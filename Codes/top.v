==> flow/design.v <==
module Decoder(
  input clk, reset, Start,
  input [63:0] Ciphertext,
  input [79:0] KEY0,
  output reg done,
  output  [63:0] Plaintext);
  reg [1:0]state;
  parameter IDLE=2'b00;
  parameter Key25=2'b01;
  parameter Round=2'b10; 
  parameter Round0=2'b11; 
  reg [79:0] key; 
  wire [79:0] key_reg;
  reg [79:0] key_25;
  reg [4:0] counter; 
  reg [4:0] counter_25;
  Key_Generator keyreg(key,counter_25,key_reg);
  reg [79:0] round_key; 
  reg [63:0] state_out; 
  wire [63:0] state_in;
  Round_dec round_dec(round_key,state_out,state_in);
  assign Plaintext = done ? state_in : 64'hFFFF_FFFF_FFFF_FFFF;
  reg key25_finish;
  reg [79:0] key_dec; 
  wire [79:0] key_reg_dec;
  Key_Gen_dec keygen_dec(key_dec,counter,key_reg_dec);
  always @(posedge clk) begin
    if(reset == 0) begin
        state <= IDLE;
        done <= 0;
    end else begin       
      case(state) 
        IDLE: begin
          if(Start == 1) begin
            counter_25 <= 5'd0;
            key <= KEY0; 
            state <= Key25;
            done <= 0;
          end
        end
        Key25: begin
          if (counter_25 < 5'd24) begin
            counter_25 <= counter_25 + 1;
            key <= key_reg;
            key25_finish <= 0;
          end else if (counter_25 == 5'd24) begin
            key_25 <= key_reg;
            state <= Round; 
            counter <= 5'd24;
            key_dec <= key_reg;
          end
        end
        Round: begin
          if (counter == 5'd24) begin
            key_dec <= key_reg_dec;
            round_key <= key_reg_dec;
            state_out <= Ciphertext ^ key_25[63:0];
            counter <= counter -1; 
          end else if(counter > 5'd0) begin
            key_dec <= key_reg_dec;
            state_out <= state_in;
            round_key <= key_reg_dec;
            counter <= counter -1;
          end else if (counter == 5'd0) begin
            state_out <= state_in;
            round_key <= key_reg_dec;
            state <= Round0;
            done <= 1;
          end
        end 
        Round0: begin
          state <= IDLE;  
        end
      endcase 
    end
  end
endmodule
module Key_Gen_dec(
    input [79:0] KEY,
    input [4:0] RC,
    output [79:0] key_register);
    wire [79:0] keywr; wire [3:0] key1; wire [4:0] key2;
    assign key2 = KEY[63:59] ^ RC;
    S_Box_dec lsb(KEY[3:0],key1);
    assign keywr = {KEY[79:64],key2,KEY[58:4],key1};
    assign key_register = {keywr[12:0],keywr[79:13]};
endmodule
module Encoder(
  input clk, reset, Start,
  input [63:0] Plaintext,
  input [79:0] KEY0,
  output reg done,
  output reg [63:0] Ciphertext  );
  parameter IDLE = 2'b00;
  parameter LOAD = 2'b01; 
  parameter Round = 2'b10;
  parameter Round25 = 2'b11;
  reg [1:0] state;    
  reg [4:0] counter;
  reg [79:0] key; wire [79:0]key_reg; 
  Key_Generator keygen(key,counter,key_reg);
  reg [63:0] stateara_in; wire [63:0] stateara_out;
  Round_enc  round_enc(key,stateara_in,stateara_out);
  always @(posedge clk) begin
    if(reset == 0) begin
      state <= IDLE;
      counter <= 5'd0;  
    end else begin
      case (state) 
        IDLE: begin 
          done <= 0;
          if (Start == 1) begin
            state <= LOAD;
            counter <= 5'd0;
          end
        end    
        LOAD: begin
          key <= KEY0; 
          stateara_in <= Plaintext;
          state <= Round;
        end
        Round: begin 
          if (counter < 5'd24) begin
            counter <= counter +1;
            key <= key_reg; 
            stateara_in <= stateara_out;
          end else if (counter == 5'd24) begin
            state <= Round25;
            Ciphertext <= stateara_out ^ key_reg[63:0];
            done <= 1;
            state <= IDLE;
          end
        end     
      endcase
    end
  end
endmodule
module Key_Generator(
    input [79:0] KEY,
    input [4:0] RC, 
    output [79:0] Key_Register );
    wire [79:0] keywr; wire [3:0] key1; wire [4:0] key2;
    assign keywr = {KEY[66:0],KEY[79:67]};
    S_Box lsb(keywr[3:0],key1);        
    assign key2 = (RC ^ keywr[63:59]);
    assign Key_Register = {keywr[79:64],key2,keywr[58:4],key1};
endmodule
module Round_dec(
    input [79:0] round_key,
    input [63:0] state_out,
    output [63:0] state_in);
    wire [63:0] S2,S1;
    Permutation_Layer_dec f3(state_out,S2); 
    S_Box_Layer_dec       f2(S2,S1);
    Add_round_key         f1(S1,round_key[63:0],state_in);
endmodule
module Permutation_Layer_dec(
    input [63:0] state_out,
    output [63:0] state_in  );
    wire [63:0] S1,S2;
    XOR_Operation_dec      f3(state_out,S2);
    Round_Permutation_dec  f2(S2,S1);
    Block_Shuffle          f1(S1,state_in);
endmodule
module XOR_Operation_dec(
    input [63:0] W_x,
    output [63:0] X );
    assign X[63:48] = (W_x[63:48]^W_x[47:32]);
    assign X[47:32] = (W_x[47:32]^((W_x[63:48]^W_x[47:32])^(W_x[63:48]^W_x[47:32]^W_x[31:16])^W_x[15:0])); 
    assign X[31:16] = (W_x[63:48]^W_x[47:32]^W_x[31:16]);
    assign X[15:0]  = ((W_x[63:48]^W_x[47:32])^(W_x[63:48]^W_x[47:32]^W_x[31:16])^W_x[15:0]); 
endmodule
module Round_Permutation_dec(
    input [63:0] r_j,
    output reg [63:0] j  );
    always @* begin
        j[63:48] = {r_j[56:48],r_j[63:57]};
        j[47:32] = {r_j[38:32],r_j[47:39]};
        j[31:16] = {r_j[19:16],r_j[31:20]};
        j[15:0]  = {r_j[0], r_j[15:1]};
    end 
endmodule
module S_Box_Layer_dec(
    input [63:0] S_x,
    output [63:0] X);
    genvar i;
    generate for(i=0; i<16; i=i+1)  begin S_Box_dec f(S_x[(4*i+3) : (4*i)], X[(4*i+3) : (4*i)]);  end endgenerate
endmodule
module S_Box_dec(
    input [3:0] S_a,
    output reg [3:0] A); 
    always @* begin
        case(S_a)
            4'h0: A= 4'ha;
            4'h1: A= 4'h3;    
            4'h2: A= 4'h9;
            4'h3: A= 4'he;
            4'h4: A= 4'h1;    
            4'h5: A= 4'hd;
            4'h6: A= 4'hf;
            4'h7: A= 4'h4;    
            4'h8: A= 4'hc;
            4'h9: A= 4'h5;
            4'ha: A= 4'h7;    
            4'hb: A= 4'h2;
            4'hc: A= 4'h6;    
            4'hd: A= 4'h8;
            4'he: A= 4'h0;    
            4'hf: A= 4'hb;
        endcase
    end
endmodule
module Round_enc(
    input [79:0] round_key,
    input [63:0] state_in,
    output [63:0] state_out );
    wire [63:0] S1,S2;
    Add_round_key     f1(state_in,round_key[63:0],S1);   
    S_Box_Layer       f2(S1,S2);
    Permutation_Layer f3(S2,state_out);
endmodule
module Add_round_key(
input 	[63:0] 	State_in,
input 	[63:0] 	Round_key,
output	[63:0] 	State_out
);
	assign State_out = State_in ^ Round_key;
endmodule
module S_Box_Layer(
input 	[63:0] X,
output 	[63:0] S_x
);
	genvar i;
	generate for(i=0; i<16; i=i+1)  begin S_Box f(X[(4*i+3) : (4*i)], S_x[(4*i+3) : (4*i)]);  end endgenerate
endmodule
module S_Box(
input 			[3:0]	data_i,
output reg 	[3:0]	dataOut
);
	always @(*) begin
		case(data_i)
			4'h0:dataOut=4'hE;
			4'h1:dataOut=4'h4;
			4'h2:dataOut=4'hB;
			4'h3:dataOut=4'h1;
			4'h4:dataOut=4'h7;
			4'h5:dataOut=4'h9;
			4'h6:dataOut=4'hC;
			4'h7:dataOut=4'hA;
			4'h8:dataOut=4'hD;
			4'h9:dataOut=4'h2;
			4'hA:dataOut=4'h0;
			4'hB:dataOut=4'hF;
			4'hC:dataOut=4'h8;
			4'hD:dataOut=4'h5;
			4'hE:dataOut=4'h3;
			4'hF:dataOut=4'h6;
			default:dataOut=4'hX;
		endcase
	end
endmodule
module Permutation_Layer(
    input [63:0] state_in,
    output [63:0] state_out);
    wire [63:0] S1, S2;
    Block_Shuffle     bs(state_in,S1);
    Round_Permutation rp(S1,S2);
    XOR_Operation     xr(S2,state_out);
endmodule
module Block_Shuffle(
    input [63:0] j,
    output [63:0] B_j );
    genvar i;
    generate for(i=0; i<4; i=i+1) begin  Block_S f(j[(16*i+15) : (16*i)], B_j[(16*i+15) : (16*i)]);  end endgenerate
endmodule
module Block_S(
    input [15:0] a,
    output reg [15:0] B_a);
    always @* begin
        B_a[3:0]  = a[11:8];
        B_a[7:4]  = a[15:12];
        B_a[11:8] = a[3:0];
        B_a[15:12]= a[7:4];
    end
endmodule
module Round_Permutation(
    input [63:0] j,
    output reg [63:0] r_j  );
    always @* begin
        r_j[63:48] = {j[54:48],j[63:55]};
        r_j[47:32] = {j[40:32],j[47:41]};
        r_j[31:16] = {j[27:16],j[31:28]};
        r_j[15:0]  = {j[14:0],j[15]};
    end
endmodule
module XOR_Operation(
    input [63:0] X,
    output reg [63:0] W_x );
    always @* begin
        W_x[63:48] = (X[63:48]^X[47:32]^X[15:0]);
        W_x[47:32] = (X[47:32]^X[15:0]);
        W_x[31:16] = (X[63:48]^X[31:16]);
        W_x[15:0]  = (X[63:48]^X[31:16]^X[15:0]);
    end
endmodule
module top(
    input Start, clk, reset,
    input [63:0] state_in, 
    input [79:0] KEY0,
    output [63:0] state_out, 
    output done );
    wire [63:0] state_out_enc; 
    wire done_enc;
    Encoder enc(clk, reset, Start, state_in, KEY0, done_enc, state_out_enc);
    Decoder dec(clk, reset, done_enc, state_out_enc, KEY0, done, state_out);
    assign state_in_enc = state_in;
endmodule
=== From RTL to reports: top ===
What the tools print for top, step after step.
Lines are those of the file above, counted from 1.
Operators carry their Yosys type and port widths (W data, S select, Z words).
A cell with - has no value.

* Top: top
* Clock input: clk
* Standard-cell library: sky130hd
* Timing corner: tt_025C_1v80

=== Elaborated design ===
Source: Yosys, flattened and elaborated, memories not mapped. Widths are those after wreduce. Print and check cells do not count. Equal cells are merged and count once.
Yosys's memory passes give these memory sizes; they may raise the number of words (mostly to a power of two), join words into wider ones and drop unused or constant bits.

* Cells after elaboration: 169
* Memory cells: 35
* Bits in read-only memories: 2240
* Output and inout port bits: 65
* Word width x clocked read ports: 12
* Bits of input ports: 147
* Register bits after elaboration: 581

{| class="wikitable"
|+ Memories
! memory !! words !! bits a word !! read ports !! wr ports !! line !! RTL
|-
| (name not given) || 16 || 4 || 1 || 0 || 193 || <nowiki>case(S_a)</nowiki>
|-
| (name not given) || 16 || 4 || 1 || 0 || 241 || <nowiki>case(data_i)</nowiki>
|-
| (name not given) || 16 || 4 || 1 || 0 || 193 ||
|-
| (name not given) || 16 || 4 || 1 || 0 || 193 ||
|-
| (name not given) || 16 || 4 || 1 || 0 || 193 ||
|-
| (name not given) || 16 || 4 || 1 || 0 || 193 ||
|}

Further memories, not shown: 29.

* Order comparisons: 3
* Bitwise operators: 19
* Equality and inequality tests: 20
* Reductions and logical operators: 22
* Add/sub/neg operators: 3
* Mux-type cells: 52

{| class="wikitable"
|+ Operator list
! operator !! number
|-
| $mux W80 || 7
|-
| $mux W64 || 8
|-
| $pmux W80 S2 || 3
|-
| $xor A64 B64 Y64 || 4
|-
| $xor A16 B16 Y16 || 10
|-
| $pmux W64 S2 || 1
|-
| $mux W5 || 8
|-
| $pmux W5 S2 || 3
|-
| $reduce_and A4 Y1 || 5
|-
| $mux W2 || 9
|-
| $eq A5 B5 Y1 const B || 3
|-
| $xor A5 B5 Y5 || 3
|-
| $ne A2 B2 Y1 const B || 6
|-
| $mux W4 || 3
|-
| $ne A2 B1 Y1 const B || 5
|-
| $reduce_bool A2 Y1 || 5
|-
| $add A5 B1 Y5 const B || 2
|-
| $lt A5 B5 Y1 const B || 2
|-
| $reduce_and A5 Y1 || 2
|-
| $reduce_and A3 Y1 || 3
|-
| $pmux W2 S4 || 1
|-
| $reduce_and A7 Y1 || 1
|-
| $eq A2 B2 Y1 const B || 3
|-
| $reduce_bool A3 Y1 || 2
|-
| $pmux W2 S3 || 1
|-
| $mux W1 || 6
|-
| $sub A5 B1 Y5 const B || 1
|-
| $gt A5 B1 Y1 const B || 1
|}

Other operator kinds: 7; their cells: 11.

=== Logic depth ===
Longest topological path by Yosys (ltp), each cell counted once; first at word level (registers and memories cut), then after technology mapping (sequential cells cut; the memories' decode and read muxes count).

* Word-level depth: 5
* ABC_AREA: 0
* Mapped depth: 11
* Mapped depth without buffers: 11

=== Synthesis result ===
Source: synth_stat.txt of the flow (Yosys; design flattened, memories mapped). It holds for the ABC_AREA given above (unset counts as 0); a run with the other value may have another netlist.

{| class="wikitable"
|+ Cells by type
! cell !! number !! total area (um2)
|-
| sky130_fd_sc_hd__edfxtp_1 || 571 || 1.71E+04
|-
| sky130_fd_sc_hd__mux2_2 || 274 || 3.09E+03
|-
| sky130_fd_sc_hd__xnor2_1 || 230 || 2.01E+03
|-
| sky130_fd_sc_hd__ha_1 || 149 || 1.86E+03
|-
| sky130_fd_sc_hd__mux2i_1 || 170 || 1.7E+03
|-
| sky130_fd_sc_hd__xor2_1 || 182 || 1.59E+03
|-
| sky130_fd_sc_hd__mux4_2 || 35 || 788.256
|-
| sky130_fd_sc_hd__a21oi_1 || 125 || 625.6
|-
| sky130_fd_sc_hd__nor2_1 || 143 || 536.765
|-
| sky130_fd_sc_hd__inv_1 || 138 || 517.997
|-
| sky130_fd_sc_hd__dfxtp_1 || 25 || 500.48
|-
| sky130_fd_sc_hd__nand2_1 || 96 || 360.346
|-
| sky130_fd_sc_hd__xnor2_2 || 20 || 325.312
|-
| sky130_fd_sc_hd__clkbuf_1 || 60 || 225.216
|-
| sky130_fd_sc_hd__o21ai_0 || 28 || 140.134
|-
| sky130_fd_sc_hd__mux2i_4 || 6 || 135.13
|-
| sky130_fd_sc_hd__xor2_2 || 6 || 97.594
|-
| sky130_fd_sc_hd__xnor3_1 || 3 || 67.565
|}

Other cell types: 30; their cells: 74.

* Sequential part of the area: 17646.9 um2
* Standard cells after synthesis: 2335
* Flip-flop cells: 596
* Cell area after synthesis: 32353.5 um2
* Buffers: 66

The figures by module come from a second, unflattened synthesis with its own total; it is not the netlist above.

* Cell total of the unflattened synthesis: 2850
* Area total of the unflattened synthesis: 37875.1 um2

Each row is one instance without its submodules.

{| class="wikitable"
|+ By module
! module !! times used !! cells !! seq. area (um2) !! area (um2)
|-
| Decoder || 1 || 891 || 11451.0 || 15339.7
|-
| Encoder || 1 || 484 || 6436.2 || 9093.7
|-
| S_Box_dec || 17 || 21 || 0.0 || 222.7
|-
| S_Box || 18 || 21 || 0.0 || 155.1
|-
| Key_Generator || 2 || 76 || 0.0 || 576.8
|-
| Add_round_key || 2 || 64 || 0.0 || 560.5
|-
| XOR_Operation || 1 || 64 || 0.0 || 1044.8
|-
| XOR_Operation_dec || 1 || 64 || 0.0 || 1044.8
|-
| Block_S || 8 || 16 || 0.0 || 120.1
|-
| Key_Gen_dec || 1 || 76 || 0.0 || 576.8
|-
| Round_Permutation || 1 || 64 || 0.0 || 480.5
|-
| Round_Permutation_dec || 1 || 64 || 0.0 || 480.5
|-
| Block_Shuffle || 2 || 0 || 0.0 || 0.0
|-
| Permutation_Layer || 1 || 0 || 0.0 || 0.0
|}

Further modules, not shown: 6.

=== Path before layout ===
OpenSTA on the mapped netlist: ideal clock, no wires. The path of least setup slack (recovery checks aside). Input and output delay are each 20% of the period. Register names are those of the netlist, which keeps one name where synthesis merged equal registers.

* Path kind: input port to flip-flop
* Start: input reset
* End: register (no name shown)
* Setup time: 118 ps
* External input delay: 1516 ps
* Buffers on the path: 0
* Time at the first pin: 1516 ps
* Path slack: 393 ps
* Stages on the path: 7
* Required time: 7462 ps
* Path delay: 5671 ps
* Period: 7580 ps
* Arrival: 7069 ps
* Synthesis period reached: 7187 ps

"path delay" = arrival - input delay + setup time.
"stages on the path" counts driving pins, that of a launching flip-flop among them; a cell with two outputs on the path counts twice.
"synthesis period reached" is the clock period less the worst setup slack; recovery checks do not enter. This is arithmetic on one report: input and output delays are still those of the set period (20% each).
The rows between start and end are the longest chain of elaborated cells between them; the timing report does not say that the signal goes this way. Where chains are equally long, one stands for them.
A line is the first line of the expression or statement that the cell stems from. Yosys adds cells for indexed reads and writes and turns some case tables into memories.

* Cell sequence: sky130_fd_sc_hd__o21ai_0 sky130_fd_sc_hd__nor2_2 sky130_fd_sc_hd__mux2i_1 sky130_fd_sc_hd__ha_1 sky130_fd_sc_hd__nor2_1 sky130_fd_sc_hd__nand3b_1 sky130_fd_sc_hd__o21a_1
* Cells in the longest elaborated chain: 2
* Elaborated cells on any way between the ends: 2
* RTL lines with such cells: 0
* Classes of those cells: mux (1); reduce/logical (1)

{| class="wikitable"
|+ RTL lines, path post-synthesis
! element !! line !! RTL
|-
| start, declared || 307 || <nowiki>input Start, clk, reset,</nowiki>
|-
| $reduce_and A3 Y1 || - ||
|-
| $mux W4 || - ||
|}

=== Worst path after layout ===
From the final timing report of run 1: the path of least setup slack in the routed layout; clock arrival at registers is part of the times.
The report prints the path's times to 10 ps; the period is as set.

* Path kind: flip-flop to output port
* Start: register dec.state_out[33]
* End: output state_out[23]
* Required time: 10800 ps
* Path slack: 6400 ps
* Stages on the path: 9
* Arrival: 4400 ps
* Buffers on the path: 1
* Time at the first pin: 590 ps
* Output delay: 2700 ps
* Period: 13500 ps

The rows between start and end are the longest chain of elaborated cells between them; the timing report does not say that the signal goes this way. Where chains are equally long, one stands for them.
A memory read counts as a cell of the chain, while the word-level depth stops at memories.
At most two assigning lines are given for a register; there are more.

* Cell sequence: sky130_fd_sc_hd__edfxtp_1 sky130_fd_sc_hd__xnor2_1 sky130_fd_sc_hd__xor2_1 sky130_fd_sc_hd__inv_1 sky130_fd_sc_hd__ha_1 sky130_fd_sc_hd__mux4_2 sky130_fd_sc_hd__xnor2_1 sky130_fd_sc_hd__nand2_1 sky130_fd_sc_hd__clkdlybuf4s50_1
* Cells in the longest elaborated chain: 5
* Elaborated cells on any way between the ends: 5
* Classes of those cells: mux (1); logic (3); memory (1)

{| class="wikitable"
|+ RTL lines, path post-layout
! element !! line !! RTL
|-
| start, declared || 19 || <nowiki>reg [63:0] state_out;</nowiki>
|-
| start, assigned || 57 || <nowiki>state_out <= Ciphertext ^ key_25[63:0];</nowiki>
|-
| start, assigned || 61 || <nowiki>state_out <= state_in;</nowiki>
|-
| $xor A16 B16 Y16 (2 in a row) || 170 || <nowiki>assign X[31:16] = (W_x[63:48]^W_x[47:32]^W_x[31:16]);</nowiki>
|-
| $mem_v2 Z16 W4 || 193 || <nowiki>case(S_a)</nowiki>
|-
| $xor A64 B64 Y64 || 227 || <nowiki>assign State_out = State_in ^ Round_key;</nowiki>
|-
| $mux W64 || 22 || <nowiki>assign Plaintext = done ? state_in : 64'hFFFF_FFFF_FFFF_FFFF;</nowiki>
|-
| end, declared || 310 || <nowiki>output [63:0] state_out,</nowiki>
|}

==> runs of top <==
2 stored runs of top in the flow (synthesis by Yosys, layout by OpenROAD, sky130hd cells), in arbitrary order. Constraints: input delay and output delay 20% of the set period each, output load 0.01 pF.
By "clock period reached" is meant the clock period of the run minus its worst setup slack. This is arithmetic on one report: input and output delays are still those of the set period (20% each).
"total power of the final layout" is the tool's figure for a default switching activity; nothing was simulated.

=== Run 1 ===
{| class="wikitable"
! Setting !! Value
|-
| period_ns || 13.5
|-
| CORE_UTILIZATION || 19
|-
| SETUP_SLACK_MARGIN || -0.17
|-
| PLACE_DENSITY || 0.94
|-
| TNS_END_PERCENT || 35
|-
| ABC_AREA || 0
|-
| CAP_MARGIN || 10
|-
| MAX_ROUTING_LAYER || met5
|-
| CORE_MARGIN || 2
|-
| SLEW_MARGIN || 20
|-
! Result !! Value
|-
| Std-cell area (final layout) || 38967.4 um2
|-
| Worst slack on setup checks || 6403 ps
|-
| Total power of the final layout || 4693 uW
|-
| Area of the die || 173597.0 um2
|-
| Clock period reached || 7097 ps
|-
| Chip area after synthesis (Yosys) || 32353.5 um2
|-
| Worst hold slack || 438 ps
|}

=== Run 2 ===
{| class="wikitable"
! Setting !! Value
|-
| period_ns || 12.4
|-
| CORE_UTILIZATION || 62
|-
| PLACE_DENSITY || 0.46
|-
| CORE_MARGIN || 8
|-
| GPL_TIMING_DRIVEN || 1
|-
| GPL_ROUTABILITY_DRIVEN || 0
|-
| MAX_ROUTING_LAYER || met4
|-
| CAP_MARGIN || 20
|-
| SLEW_MARGIN || 20
|-
! Result !! Value
|-
| Worst slack on setup checks || 5943 ps
|-
| Total power of the final layout || 5225 uW
|-
| Area of the die || 59748.5 um2
|-
| Std-cell area (final layout) || 37237.0 um2
|-
| Chip area after synthesis (Yosys) || 32353.5 um2
|-
| Clock period reached || 6457 ps
|-
| Worst hold slack || 435 ps
|}
